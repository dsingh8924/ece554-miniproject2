==> flow/design.v <==
`timescale 1ns / 1ps
module display_plane(input clk,
                    input rst_n,
                    output [12:0] addr_out,  
                    output reg read_mem,  
                    input [23:0] data_in,  
                    output [23:0] data_out,  
                    output reg wr_en,  
                    input fifo_full,  
                    input fifo_empty  
                    );
reg [2:0] horz_cnt; 
reg [12:0] curr_loc, horz_start;
wire [12:0] horz_end;
localparam IDLE=1'b0, WRITE_FIFO=1'b1;
reg st, nxt_st;
assign addr_out = curr_loc;
assign data_out = wr_en ? data_in : 1'bz;
always @(posedge clk, negedge rst_n) begin
    if(!rst_n) begin
        horz_cnt <= 3'b0;
    end else begin
        if(curr_loc == horz_end)
            horz_cnt <= horz_cnt +1;
    end
end
always @(posedge clk, negedge rst_n) begin
    if(!rst_n) begin
       horz_start <= 13'b0; 
    end else begin
        if((horz_cnt == 7) && (curr_loc == horz_end))
            if(curr_loc == 4799)
                horz_start <= 0;
            else
                horz_start <= horz_start +80; 
    end
end
assign horz_end = horz_start + 79;
always @(posedge clk, negedge rst_n) begin
    if(!rst_n) begin
        curr_loc <= 13'b0;
    end else begin
        if(read_mem)
            if((curr_loc == horz_end) && (horz_cnt != 7))
                curr_loc <= horz_start;
	    else if(curr_loc == 4799)
		curr_loc <= 0;
            else
                curr_loc <= curr_loc +1;
    end
end
always @(posedge clk, negedge rst_n) begin
    if(!rst_n) begin
        st <= IDLE;
    end else begin
        st <= nxt_st;
    end
end
always@(*) begin
read_mem = 1'b0;
wr_en = 1'b0;
    case(st)
        IDLE:
            if(fifo_empty) begin
                nxt_st = WRITE_FIFO;
            end else begin
                nxt_st = IDLE;
            end
        WRITE_FIFO:
            if(!fifo_full) begin
                read_mem = 1'b1;
                wr_en = 1'b1;
                nxt_st = WRITE_FIFO;
            end else begin
                nxt_st = IDLE;
            end
    endcase
end
endmodule
## Reports on display_plane

The steps from the RTL of display_plane to its reports follow in flow order.
Lines are those of the file above, counted from 1.
Operators carry their Yosys type and port widths (W data, S select, Z words).
Library cell names are shortened.
A cell with n/a has no value.

- Top: display_plane
- Clock port: clk
- Standard-cell library: sky130hd
- Library corner: tt_025C_1v80

## After elaboration

Counts by Yosys on the flattened word-level netlist (proc, flatten, opt, wreduce; memories kept). Register bits leave out memories and registers merged into their read ports (data or address); mux counts leave out enables and synchronous resets folded into registers. Print and check cells are left out. Cells with the same type and inputs are merged into one.

- Flip-flop bits (word level): 30
- Cells after elaboration: 23
- Input port bits: 28
- Output and inout bits: 39

- Add/subtract/negate cells: 4
- Equality and inequality tests: 4
- Muxes and demuxes: 8
- Reduce/logical cells: 2
- Bitwise logic cells: 1

Operators with widths:

| cell | count |
|---|---|
| $mux W13 | 3 |
| $add A13 B7 Y13 const B | 2 |
| $mux W24 | 1 |
| $add A13 B1 Y13 const B | 1 |
| $eq A13 B13 Y1 | 1 |
| $eq A13 B13 Y1 const B | 1 |
| $pmux W1 S2 | 2 |
| $add A3 B1 Y3 const B | 1 |
| $eq A3 B3 Y1 const B | 1 |
| $ne A3 B3 Y1 const B | 1 |
| $logic_and A1 B1 Y1 | 2 |
| $mux W1 | 2 |
| $not A1 Y1 | 1 |

## Depth

Depth = most cells in a row (Yosys ltp): at word level without a register or memory, in the mapped netlist without a sequential cell, where the memories' decode and read muxes count.

- Word-level depth: 4
- ABC_AREA: 0
- Mapped depth: 9
- Mapped depth without buffers: 7

## Synthesis result

The flow's flattened synthesis, as Yosys stat reports it; memories are mapped. The netlist is that of the ABC_AREA named above (0 if unset); the other value can give another one.
The area totals of this step are shown rounded.

- Mapped area: 2000 µm²
- Buffer cells: 20
- Area of sequential cells: 650 µm²
- Standard cells after synthesis: 245
- Mapped flip-flops: 26

Cells by type:

| cell | count | area in all (µm²) |
|---|---|---|
| dfrtp_1 | 26 | 650.624 |
| and2_1 | 28 | 175.168 |
| nand3_1 | 26 | 130.125 |
| nand2_1 | 25 | 93.84 |
| o21ai_0 | 18 | 90.086 |
| ha_1 | 5 | 62.56 |
| a2111oi_4 | 2 | 55.053 |
| and3_1 | 8 | 50.048 |
| clkbuf_1 | 12 | 45.043 |
| nand2b_1 | 7 | 43.792 |
| xnor2_1 | 5 | 43.792 |
| nor3_1 | 7 | 35.034 |
| a211oi_1 | 4 | 30.029 |
| a21oi_1 | 6 | 30.029 |
| o211ai_1 | 4 | 30.029 |
| o31ai_1 | 4 | 30.029 |
| a2bb2oi_1 | 3 | 26.275 |
| xor2_1 | 3 | 26.275 |

Other cell types: 33; their cells: 52.

## Path before layout

Path of least setup slack by OpenSTA after synthesis, without wires, with an ideal clock, recovery checks aside; 20% of the period is set as input and as output delay. Where synthesis merged equal registers, the netlist keeps one of their names.

- Path type: register -> register
- Start: reg curr_loc[7]
- End: reg curr_loc[5]
- Library setup time: 127 ps
- Required time: 2693 ps
- Period: 2820 ps
- Data arrival time: 2089 ps
- Slack: 604 ps
- Buffers on the path: 1
- Time at the first pin: 0 ps
- Path delay: 2216 ps
- Stages on the path: 8
- Period reached after synthesis: 2216 ps

"path delay" is the arrival time less input delay plus setup time.
"stages on the path": output pins that drive a net of the path, with the launching flip-flop's if there is one; two outputs of one cell count as two.
"period reached after synthesis" is the clock period less the worst setup slack; recovery checks do not enter. This is arithmetic on one report: input and output delays are still those of the set period (20% each).
The rows between start and end are the longest chain of elaborated cells between them; the timing report does not say that the signal goes this way. Where chains are equally long, one stands for them.
Each line given opens the expression or statement behind the cell; cells for indexed reads and writes are added by Yosys, which also makes memories of some case tables.
At most two assigning lines are given for a register; there are more.

- Cell sequence: dfrtp_1 -> clkbuf_1 -> xor2_1 -> mux2i_1 -> o211ai_2 -> a2111oi_4 -> a21oi_1 -> a221o_2
- Length of the longest elaborated chain: 3
- Elaborated cells between the ends (all ways): 5
- Those cells by class: 2 x eq/ne; 2 x mux; 1 x reduce/logical

Ends and longest elaborated chain, post-synthesis:

| item | RTL line | RTL |
|---|---|---|
| from (decl) | 13 | `reg [12:0] curr_loc, horz_start;` |
| from (assign) | 45 | `curr_loc <= horz_start;` |
| from (assign) | 49 | `curr_loc <= curr_loc +1;` |
| $eq A13 B13 Y1 | 46 | `else if(curr_loc == 4799)` |
| $mux W13 | 46 |  |
| $mux W13 | 44 | `if((curr_loc == horz_end) && (horz_cnt != 7))` |
| to (assign) | 45 |  |
| to (assign) | 49 |  |
| to (decl) | 13 |  |

## Path in the finished layout

Path of least setup slack in the final report of run 1 (OpenROAD, finished layout, wires in). Where an end is a register, its clock arrival counts in the times.
The report prints the path's times to 10 ps; the period is as set.

- Path type: input -> output
- Start: in fifo_full
- End: out read_mem
- Required time: 1920 ps
- Data arrival time: 1830 ps
- Buffers on the path: 3
- Time at the first pin: 480 ps
- External output delay: 480 ps
- Stages on the path: 5
- Input delay: 480 ps
- Period: 2400 ps
- Slack: 90 ps

The rows between start and end are the longest chain of elaborated cells between them; the timing report does not say that the signal goes this way. Where chains are equally long, one stands for them.

- Cell sequence: clkdlybuf4s50_1 -> nand2b_1 -> inv_1 -> buf_12 -> clkdlybuf4s50_1
- Length of the longest elaborated chain: 2
- Elaborated cells between the ends (all ways): 2
- Source lines of those cells: 2
- Those cells by class: 2 x mux

Ends and longest elaborated chain, post-layout:

| item | RTL line | RTL |
|---|---|---|
| from (decl) | 9 | `input fifo_full,` |
| $mux W1 | 70 | `if(!fifo_full) begin` |
| $pmux W1 S2 | 62 | `case(st)` |
| to (decl) | 5 | `output reg read_mem,` |

Module display_plane, platform sky130hd: 2 stored runs of the flow (Yosys, OpenROAD) with differing settings, in no particular order. Input and output delays are each 20% of the period that was set; the output load is 0.01 pF.
By "period reached" is meant the clock period of the run minus its worst setup slack. This is arithmetic on one report: input and output delays are still those of the set period (20% each).
By "power" is meant OpenSTA's value without simulated activity: inputs other than the clock are taken to toggle once in ten clock periods, and the tool carries that through the logic.
The measured numbers are rounded.

### Run 1

Settings: `period_ns=2.4`, `CORE_UTILIZATION=42`, `PLACE_DENSITY_LB_ADDON=0.18`, `HOLD_SLACK_MARGIN=0.17`, `CORE_ASPECT_RATIO=0.5`, `CORE_MARGIN=4`, `TNS_END_PERCENT=55`, `CTS_CLUSTER_DIAMETER=132`, `SLEW_MARGIN=0`, `MAX_ROUTING_LAYER=met5`, `CAP_MARGIN=20`

- Power: 1400 µW
- Standard-cell area after layout: 2900 µm²
- Area inside the die boundary: 6100 µm²
- Utilization of the finished layout: 65%
- Total negative slack on setup checks: 0 ps
- Post-route worst hold slack: 480 ps
- Setup slack of the worst path: 89 ps
- Period reached: 2311 ps
- Chip area after synthesis (Yosys): 2000 µm²

### Run 2

Settings: `period_ns=1.66`, `CORE_UTILIZATION=71`, `SETUP_SLACK_MARGIN=0.49`, `PLACE_DENSITY=0.61`, `CORE_MARGIN=7`, `GPL_ROUTABILITY_DRIVEN=1`, `SLEW_MARGIN=20`, `MIN_ROUTING_LAYER=met1`, `MAX_ROUTING_LAYER=met4`, `CAP_MARGIN=20`

Not finished: placement ended with error GPL-0301.
