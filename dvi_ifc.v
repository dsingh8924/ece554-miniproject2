==> flow/design.v <==
`timescale 1ns / 1ps
module dvi_ifc(
  Clk,                           
  Reset_n,                       
  SDA,                           
  SCL,                           
  Done,                          
  IIC_xfer_done,                 
  init_IIC_xfer                  
  );
parameter C_I2C_SLAVE_ADDR = 7'b1110110;
parameter CLK_RATE_MHZ = 25,  
          SCK_PERIOD_US = 30, 
          TRANSITION_CYCLE = (CLK_RATE_MHZ * SCK_PERIOD_US) / 2,
          TRANSITION_CYCLE_MSB = 11;  
input          Clk;
input          Reset_n;
inout          SDA;
inout          SCL;
output         Done;
output         IIC_xfer_done;
input          init_IIC_xfer;
localparam    IDLE           = 3'd0,
              INIT           = 3'd1,
              START          = 3'd2,
              CLK_FALL       = 3'd3,
              SETUP          = 3'd4,
              CLK_RISE       = 3'd5,
              WAIT_IIC       = 3'd6,
              XFER_DONE      = 3'd7,
              START_BIT      = 1'b1,
              ACK            = 1'b1,
              WRITE          = 1'b0,
              REG_ADDR0      = 8'h49,
              REG_ADDR1      = 8'h21,
              REG_ADDR2      = 8'h33,
              REG_ADDR3      = 8'h34,
              REG_ADDR4      = 8'h36,
              DATA0          = 8'hC0,
              DATA1          = 8'h09,
              DATA2a         = 8'h06,
              DATA3a         = 8'h26,
              DATA4a         = 8'hA0,
              DATA2b         = 8'h08,
              DATA3b         = 8'h16,
              DATA4b         = 8'h60,
              STOP_BIT       = 1'b0,            
              SDA_BUFFER_MSB = 27; 
wire [6:0]    SLAVE_ADDR = C_I2C_SLAVE_ADDR ;
reg                          SDA_out; 
reg                          SCL_out;  
reg [TRANSITION_CYCLE_MSB:0] cycle_count;
reg [2:0]                    c_state;
reg [2:0]                    n_state;
reg                          Done;   
reg [2:0]                    write_count;
reg [31:0]                   bit_count;
reg [SDA_BUFFER_MSB:0]       SDA_BUFFER;
wire                         transition; 
reg                          IIC_xfer_done;
always @ (posedge Clk or negedge Reset_n) 
begin : I2C_CLK_DATA
    if (~Reset_n)
      begin
        SDA_out <= 1'b1;
        SCL_out <= 1'b1;
      end
	 else if (c_state == IDLE)
		begin
        SDA_out <= 1'b1;
        SCL_out <= 1'b1;
      end
    else if (c_state == INIT && transition) 
      begin 
        SDA_out <= 1'b0;
      end
    else if (c_state == SETUP) 
      begin
        SDA_out <= SDA_BUFFER[SDA_BUFFER_MSB];
      end
    else if (c_state == CLK_RISE && cycle_count == TRANSITION_CYCLE/2 
                                 && bit_count == SDA_BUFFER_MSB) 
      begin
        SDA_out <= 1'b1;
      end
    else if (c_state == CLK_FALL) 
      begin
        SCL_out <= 1'b0;
      end
    else if (c_state == CLK_RISE) 
      begin
        SCL_out <= 1'b1;
      end
end
assign SDA = SDA_out;
assign SCL = SCL_out;
always @ (posedge Clk or negedge Reset_n) 
begin : SDA_BUF
    if(~Reset_n) 
      begin
        SDA_BUFFER  <= {SLAVE_ADDR,WRITE,ACK,REG_ADDR0,ACK,DATA0,ACK,STOP_BIT};
        cycle_count <= 0;
      end
    else if ( c_state==SETUP && cycle_count==TRANSITION_CYCLE)
      begin
        SDA_BUFFER <= {SDA_BUFFER[SDA_BUFFER_MSB-1:0],1'b0};
        cycle_count <= 0; 
      end
    else if ( cycle_count==TRANSITION_CYCLE)
       cycle_count <= 0; 
    else if (c_state==INIT && init_IIC_xfer==1'b1) 
      begin
       SDA_BUFFER <= {SLAVE_ADDR,WRITE,ACK,8'h0 ,
                                       ACK,8'h0 , ACK,STOP_BIT};
       cycle_count <= cycle_count+1;
      end   
    else if (c_state==WAIT_IIC )
      begin
        case(write_count)
          0:SDA_BUFFER <= {SLAVE_ADDR,WRITE,ACK,REG_ADDR1,ACK,DATA1, 
                                                          ACK,STOP_BIT};
          1:SDA_BUFFER <= {SLAVE_ADDR,WRITE,ACK,REG_ADDR2,ACK,DATA2b,
                                                          ACK,STOP_BIT};
          2:SDA_BUFFER <= {SLAVE_ADDR,WRITE,ACK,REG_ADDR3,ACK,DATA3b,
                                                          ACK,STOP_BIT};
          3:SDA_BUFFER <= {SLAVE_ADDR,WRITE,ACK,REG_ADDR4,ACK,DATA4b,
                                                          ACK,STOP_BIT};
        default: SDA_BUFFER <=28'dx;
        endcase 
        cycle_count <= cycle_count+1;
      end
    else
      cycle_count <= cycle_count+1;
end
always @ (posedge Clk or negedge Reset_n)
begin : GEN_WRITE_CNT
 if(~Reset_n)
   write_count<=3'd0;
 else if (c_state == WAIT_IIC && cycle_count == TRANSITION_CYCLE && IIC_xfer_done==1'b0 )
   write_count <= write_count+1;
end    
always @ (posedge Clk or negedge Reset_n) 
begin : TRANS_DONE
    if(~Reset_n)
      Done <= 1'b0;
    else if (c_state == IDLE)
      Done <= 1'b1;
end
always @ (posedge Clk or negedge Reset_n) 
begin : BIT_CNT
    if(~Reset_n) 
       bit_count <= 0;
	 else if (c_state == WAIT_IIC)
		 bit_count <= 0;
    else if ( c_state == CLK_RISE && cycle_count == TRANSITION_CYCLE)
       bit_count <= bit_count+1;
end    
always @ (posedge Clk or negedge Reset_n) 
begin : NEXT_STATE
    if(~Reset_n)
       c_state <= INIT;
    else 
       c_state <= n_state;
end    
assign transition = (cycle_count == TRANSITION_CYCLE); 
always @ (Reset_n, init_IIC_xfer, transition, bit_count, write_count,
          c_state) 
begin : I2C_SM_CMB
   case(c_state) 
       IDLE: begin
           if(~Reset_n | init_IIC_xfer) 
             n_state = INIT;
           else 
             n_state = IDLE;
           IIC_xfer_done = 1'b0;
       end
       INIT: begin
          if (transition) 
            n_state = START;
          else 
            n_state = INIT;
          IIC_xfer_done = 1'b0;
       end
       START: begin
          if( transition) 
            n_state = CLK_FALL;
          else 
            n_state = START;
          IIC_xfer_done = 1'b0;
       end
       CLK_FALL: begin
          if( transition) 
            n_state = SETUP;
          else 
            n_state = CLK_FALL;
          IIC_xfer_done = 1'b0;
       end
       SETUP: begin
          if( transition) 
            n_state = CLK_RISE;
          else 
            n_state = SETUP;
          IIC_xfer_done = 1'b0;
       end
       CLK_RISE: begin
          if( transition && bit_count == SDA_BUFFER_MSB) 
            n_state = WAIT_IIC;
          else if (transition )
            n_state = CLK_FALL;  
          else 
            n_state = CLK_RISE;
          IIC_xfer_done = 1'b0;
       end  
       WAIT_IIC: begin
          IIC_xfer_done = 1'b0;          
          if((transition && write_count <= 3'd3))
            begin
              n_state = INIT;
            end
          else if (transition ) 
            begin
              n_state = XFER_DONE;
            end  
          else 
            begin 
              n_state = WAIT_IIC;
            end  
         end 
       XFER_DONE: begin
          IIC_xfer_done = 1'b1;
          if(transition)
              n_state = IDLE;
          else 
              n_state = XFER_DONE;
         end 
       default: n_state = IDLE;
   endcase
end
endmodule
======== From RTL to reports: dvi_ifc ========
What the tools print for dvi_ifc, step after step.
Lines are those of the file above, counted from 1.
Operators: Yosys type, input widths -> output width; for muxes data width and select width s.
Library cell names are shortened.
A cell with n/a has no value.
design
  top module .............................. dvi_ifc
  clock port .............................. Clk
  library ................................. sky130hd
  corner .................................. tt_025C_1v80

======== Word-level counts ========
Source: Yosys, flattened and elaborated, memories not mapped. Widths are those after wreduce. Registers that Yosys merges into a memory's read port (data or address) are not register bits. Print and check cells do not count.
cells by class
  reductions and logical operators ........ 19
  multiplexer cells ....................... 31
  eq/ne operators ......................... 17
  add/sub/neg operators ................... 3
  bitwise logic cells ..................... 3
  magnitude comparators ................... 1
operators with widths
  kind                   number
  $pmux 28 s4            1
  $mux 28                4
  $mux 32                2
  $add 32x1->32 const B  1
  $eq 32x5->1 const B    1
  $pmux 3 s8             1
  $mux 12                2
  $mux 3                 5
  $mux 1                 14
  $add 12x1->12 const B  1
  $eq 12x8->1 const B    1
  $eq 12x9->1 const B    1
  $eq 3x2->1 const B     4
  $eq 3x3->1 const B     4
  $logic_and 1x1->1      10
  $reduce_or 7->1        1
  $ne 2x1->1 const B     3
  $eq 3x1->1 const B     2
  $logic_not 3->1        2
  $reduce_bool 3->1      2
  $reduce_and 4->1       1
  $reduce_bool 4->1      1
  $add 3x1->3 const B    1
  $le 3x2->1 const B     1
  $not 1->1              2
  $ne 2x2->1 const B     1
  $reduce_and 2->1       1
  $reduce_bool 2->1      1
Not listed: further kinds 3, cells in them 3.
bit counts
  output and inout bits ................... 4
  cells after elaboration ................. 82
  flip-flop bits (word level) ............. 81

======== Logic depth ========
Depth = most cells in a row (Yosys ltp): at word level without a register or memory, in the mapped netlist without a sequential cell, where the memories' decode and read muxes count.
depth
  depth after elaboration ................. 7
  ABC_AREA ................................ 0
  gate-level depth with buffers ........... 8
  depth with buffers taken out ............ 7

======== Netlist ========
Source: synth_stat.txt of the flow (Yosys; design flattened, memories mapped). It holds for the ABC_AREA given above (unset counts as 0); a run with the other value may have another netlist.
cells by type
  cell type  number
  dfrtp_1    69
  dfstp_2    16
  xor2_1     17
  nor2_1     38
  nand4_1    22
  a21oi_1    25
  o21ai_0    23
  nand2_1    27
  xnor2_1    11
  nand3_1    18
  ha_1       7
  a22o_1     8
  and3_1     11
  or3_1      10
  o22a_1     7
  inv_1      15
  nor4_1     8
  clkbuf_1   11
Other cell types: 32; their cells: 62.
mapped netlist
  cells in the netlist .................... 405
  chip area (Yosys) ....................... 4093.9 um^2
  buffer cells ............................ 16
  flip-flop cells ......................... 85

======== Path before layout ========
OpenSTA on the mapped netlist: ideal clock, no wires. The path of least setup slack (recovery checks aside). Input and output delay are each 20% of the period. Register names are those of the netlist, which keeps one name where synthesis merged equal registers.
timing path post-synthesis
  kind .................................... reg2reg
  start point ............................. reg cycle_count[0]
  end point ............................... reg SDA_BUFFER[3]
  required time ........................... 2.385 ns
  path slack .............................. 0.555 ns
  stages .................................. 7
  library setup time ...................... 0.135 ns
  clock period ............................ 2.52 ns
  data arrival time ....................... 1.831 ns
  launch time at the first pin ............ 0.000 ns
  delay of the path ....................... 1.966 ns
  synthesis period reached ................ 1.965 ns
"delay of the path" = arrival - input delay + setup time.
"stages": output pins that drive a net of the path, with the launching flip-flop's if there is one; two outputs of one cell count as two.
"synthesis period reached" = period - worst setup slack (recovery checks aside). The figure is calculated, with input and output delays left at 20% of the set period.
Between the ends stands the longest chain of elaborated cells between them, by number of cells; it is not shown to be the way that was timed. Of several equally long chains one is given.
A line is the first line of the expression or statement that the cell stems from. Yosys adds cells for indexed reads and writes and turns some case tables into memories.
A register here has more assigning lines than the two given.
between the ends, post-synthesis
  cell sequence ........................... dfrtp_1 > ha_1 > and4_1 > nand4_1 > a21boi_1 > clkbuf_1 > o21ai_0
  cells in the longest elaborated chain ... 4
  elaborated cells between the ends (all ways) .. 7
  those cells by class .................... eq/ne (2); mux (2); reduce/logical (3)
RTL lines, path post-synthesis
  element             RTL line  text
  start: declaration  52        reg [TRANSITION_CYCLE_MSB:0] cycle_count;
  start: assignment   115       cycle_count <= cycle_count+1;
  start: assignment   130       cycle_count <= cycle_count+1;
  $eq 12x9->1         104       else if ( c_state==SETUP && cycle_count==TRANSITION_CYCLE)
  $logic_and 1x1->1   104
  $ne 2x2->1          n/a
  $reduce_and 2->1    n/a
  end: assignment     101       SDA_BUFFER  <= {SLAVE_ADDR,WRITE,ACK,REG_ADDR0,ACK,DATA0,ACK,STOP_BIT};
  end: assignment     106       SDA_BUFFER <= {SDA_BUFFER[SDA_BUFFER_MSB-1:0],1'b0};
  end: declaration    58        reg [SDA_BUFFER_MSB:0]       SDA_BUFFER;

======== Worst path after layout ========
From the final timing report of flow run 1: the path of least setup slack in the routed layout; clock arrival at registers is part of the times.
timing path after layout
  kind .................................... reg2reg
  start point ............................. reg cycle_count[10]
  end point ............................... reg bit_count[24]
  required time ........................... 2.45 ns
  path slack .............................. 0.08 ns
  launch time at the first pin ............ 0.35 ns
  data arrival time ....................... 2.37 ns
  library setup time ...................... 0.08 ns
  stages .................................. 8
  clock period ............................ 2.18 ns
Between the ends stands the longest chain of elaborated cells between them, by number of cells; it is not shown to be the way that was timed. Of several equally long chains one is given.
A register here has more assigning lines than the two given.
between the ends, after layout
  cell sequence ........................... dfrtp_2 > nor4_4 > and4_4 > buf_8 > nand4_1 > buf_6 > or3_1 > a21oi_1
  cells in the longest elaborated chain ... 4
  elaborated cells between the ends (all ways) .. 5
  those cells by class .................... eq/ne (1); mux (2); reduce/logical (2)
RTL lines, path after layout
  element             RTL line  text
  start: declaration  52        reg [TRANSITION_CYCLE_MSB:0] cycle_count;
  start: assignment   115       cycle_count <= cycle_count+1;
  start: assignment   130       cycle_count <= cycle_count+1;
  $eq 12x9->1         155       else if ( c_state == CLK_RISE && cycle_count == TRANSITION_CYCLE)
  $logic_and 1x1->1   155
  $mux 32             155
  $mux 32             153       else if (c_state == WAIT_IIC)
  end: assignment     152       bit_count <= 0;
  end: assignment     156       bit_count <= bit_count+1;
  end: declaration    57        reg [31:0]                   bit_count;

## Implementation results

Module dvi_ifc, platform sky130hd: 2 stored runs of the flow (Yosys, OpenROAD) with differing settings, in no particular order. Input and output delays are each 20% of the period that was set; the output load is 0.01 pF.
"reached clock period" is the run's clock period less its worst setup slack. It is reckoned from that one timing run; input and output delays stay at 20% of the period that was set.
By "worst setup path time" is meant the share of the clock period that the worst setup path is allowed (20% is reserved at inputs, 20% at outputs), minus its slack. Clock arrival times at its registers enter into it.

======== flow run 1 ========
==> flow/run.sh <==
#!/bin/bash
# the make line also repeats the synthesis and layout settings of config.mk as NAME=value (left out here)
make -C /OpenROAD-flow-scripts/flow DESIGN_CONFIG=/design/flow/config.mk WORK_HOME=/design/flow/orfs CLKGATE_MAP_FILE= finish
==> flow/config.mk <==
export PLATFORM = sky130hd
export DESIGN_NAME = dvi_ifc
export DESIGN_NICKNAME = dvi_ifc
export VERILOG_FILES = /design/flow/design.v
export SDC_FILE = /design/flow/constraint.sdc
export NUM_CORES = 4
export LEC_CHECK = 0
export ABC_AREA = 0
export CAP_MARGIN = 35
export CELL_PAD_IN_SITES_DETAIL_PLACEMENT = 2
export CELL_PAD_IN_SITES_GLOBAL_PLACEMENT = 2
export CORE_MARGIN = 2
export CORE_UTILIZATION = 25
export CTS_CLUSTER_DIAMETER = 201
export GPL_ROUTABILITY_DRIVEN = 0
export GPL_TIMING_DRIVEN = 0
export MAX_ROUTING_LAYER = met4
export PLACE_DENSITY_LB_ADDON = 0.05
export SLEW_MARGIN = 20
==> flow/constraint.sdc <==
create_clock -name core_clock -period 2.18 [get_ports {Clk}]
set_input_delay 0.4360 -clock core_clock [delete_from_list [all_inputs] [get_ports {Clk}]]
set_output_delay 0.4360 -clock core_clock [all_outputs]
set_load 0.01 [all_outputs]

-------- measured, flow run 1 --------
  setup slack of the critical path ........ 0.076 ns
  final design utilization ................ 30.9 %
  reached clock period .................... 2.104 ns
  worst setup path time ................... 2.10 ns
  worst setup path type ................... reg2reg
  chip area after synthesis (Yosys) ....... 4093.9 um^2
  worst hold slack in the final report .... 0.241 ns
  area inside the die boundary ............ 17414.8 um^2

======== flow run 2 ========
==> flow/run.sh <==
#!/bin/bash
# the make line also repeats the synthesis and layout settings of config.mk as NAME=value (left out here)
make -C /OpenROAD-flow-scripts/flow DESIGN_CONFIG=/design/flow/config.mk WORK_HOME=/design/flow/orfs CLKGATE_MAP_FILE= finish
==> flow/config.mk <==
export PLATFORM = sky130hd
export DESIGN_NAME = dvi_ifc
export DESIGN_NICKNAME = dvi_ifc
export VERILOG_FILES = /design/flow/design.v
export SDC_FILE = /design/flow/constraint.sdc
export NUM_CORES = 4
export LEC_CHECK = 0
export CAP_MARGIN = 35
export CELL_PAD_IN_SITES_DETAIL_PLACEMENT = 2
export CORE_ASPECT_RATIO = 1.35
export CORE_MARGIN = 2
export CORE_UTILIZATION = 47
export CTS_CLUSTER_SIZE = 78
export HOLD_SLACK_MARGIN = 0.13
export MIN_ROUTING_LAYER = met1
export PLACE_DENSITY_LB_ADDON = 0.05
export SLEW_MARGIN = 20
==> flow/constraint.sdc <==
create_clock -name core_clock -period 1.44 [get_ports {Clk}]
set_input_delay 0.2880 -clock core_clock [delete_from_list [all_inputs] [get_ports {Clk}]]
set_output_delay 0.2880 -clock core_clock [all_outputs]
set_load 0.01 [all_outputs]

-------- flow run 2 --------
  not finished: placement ended with error DPL-0033
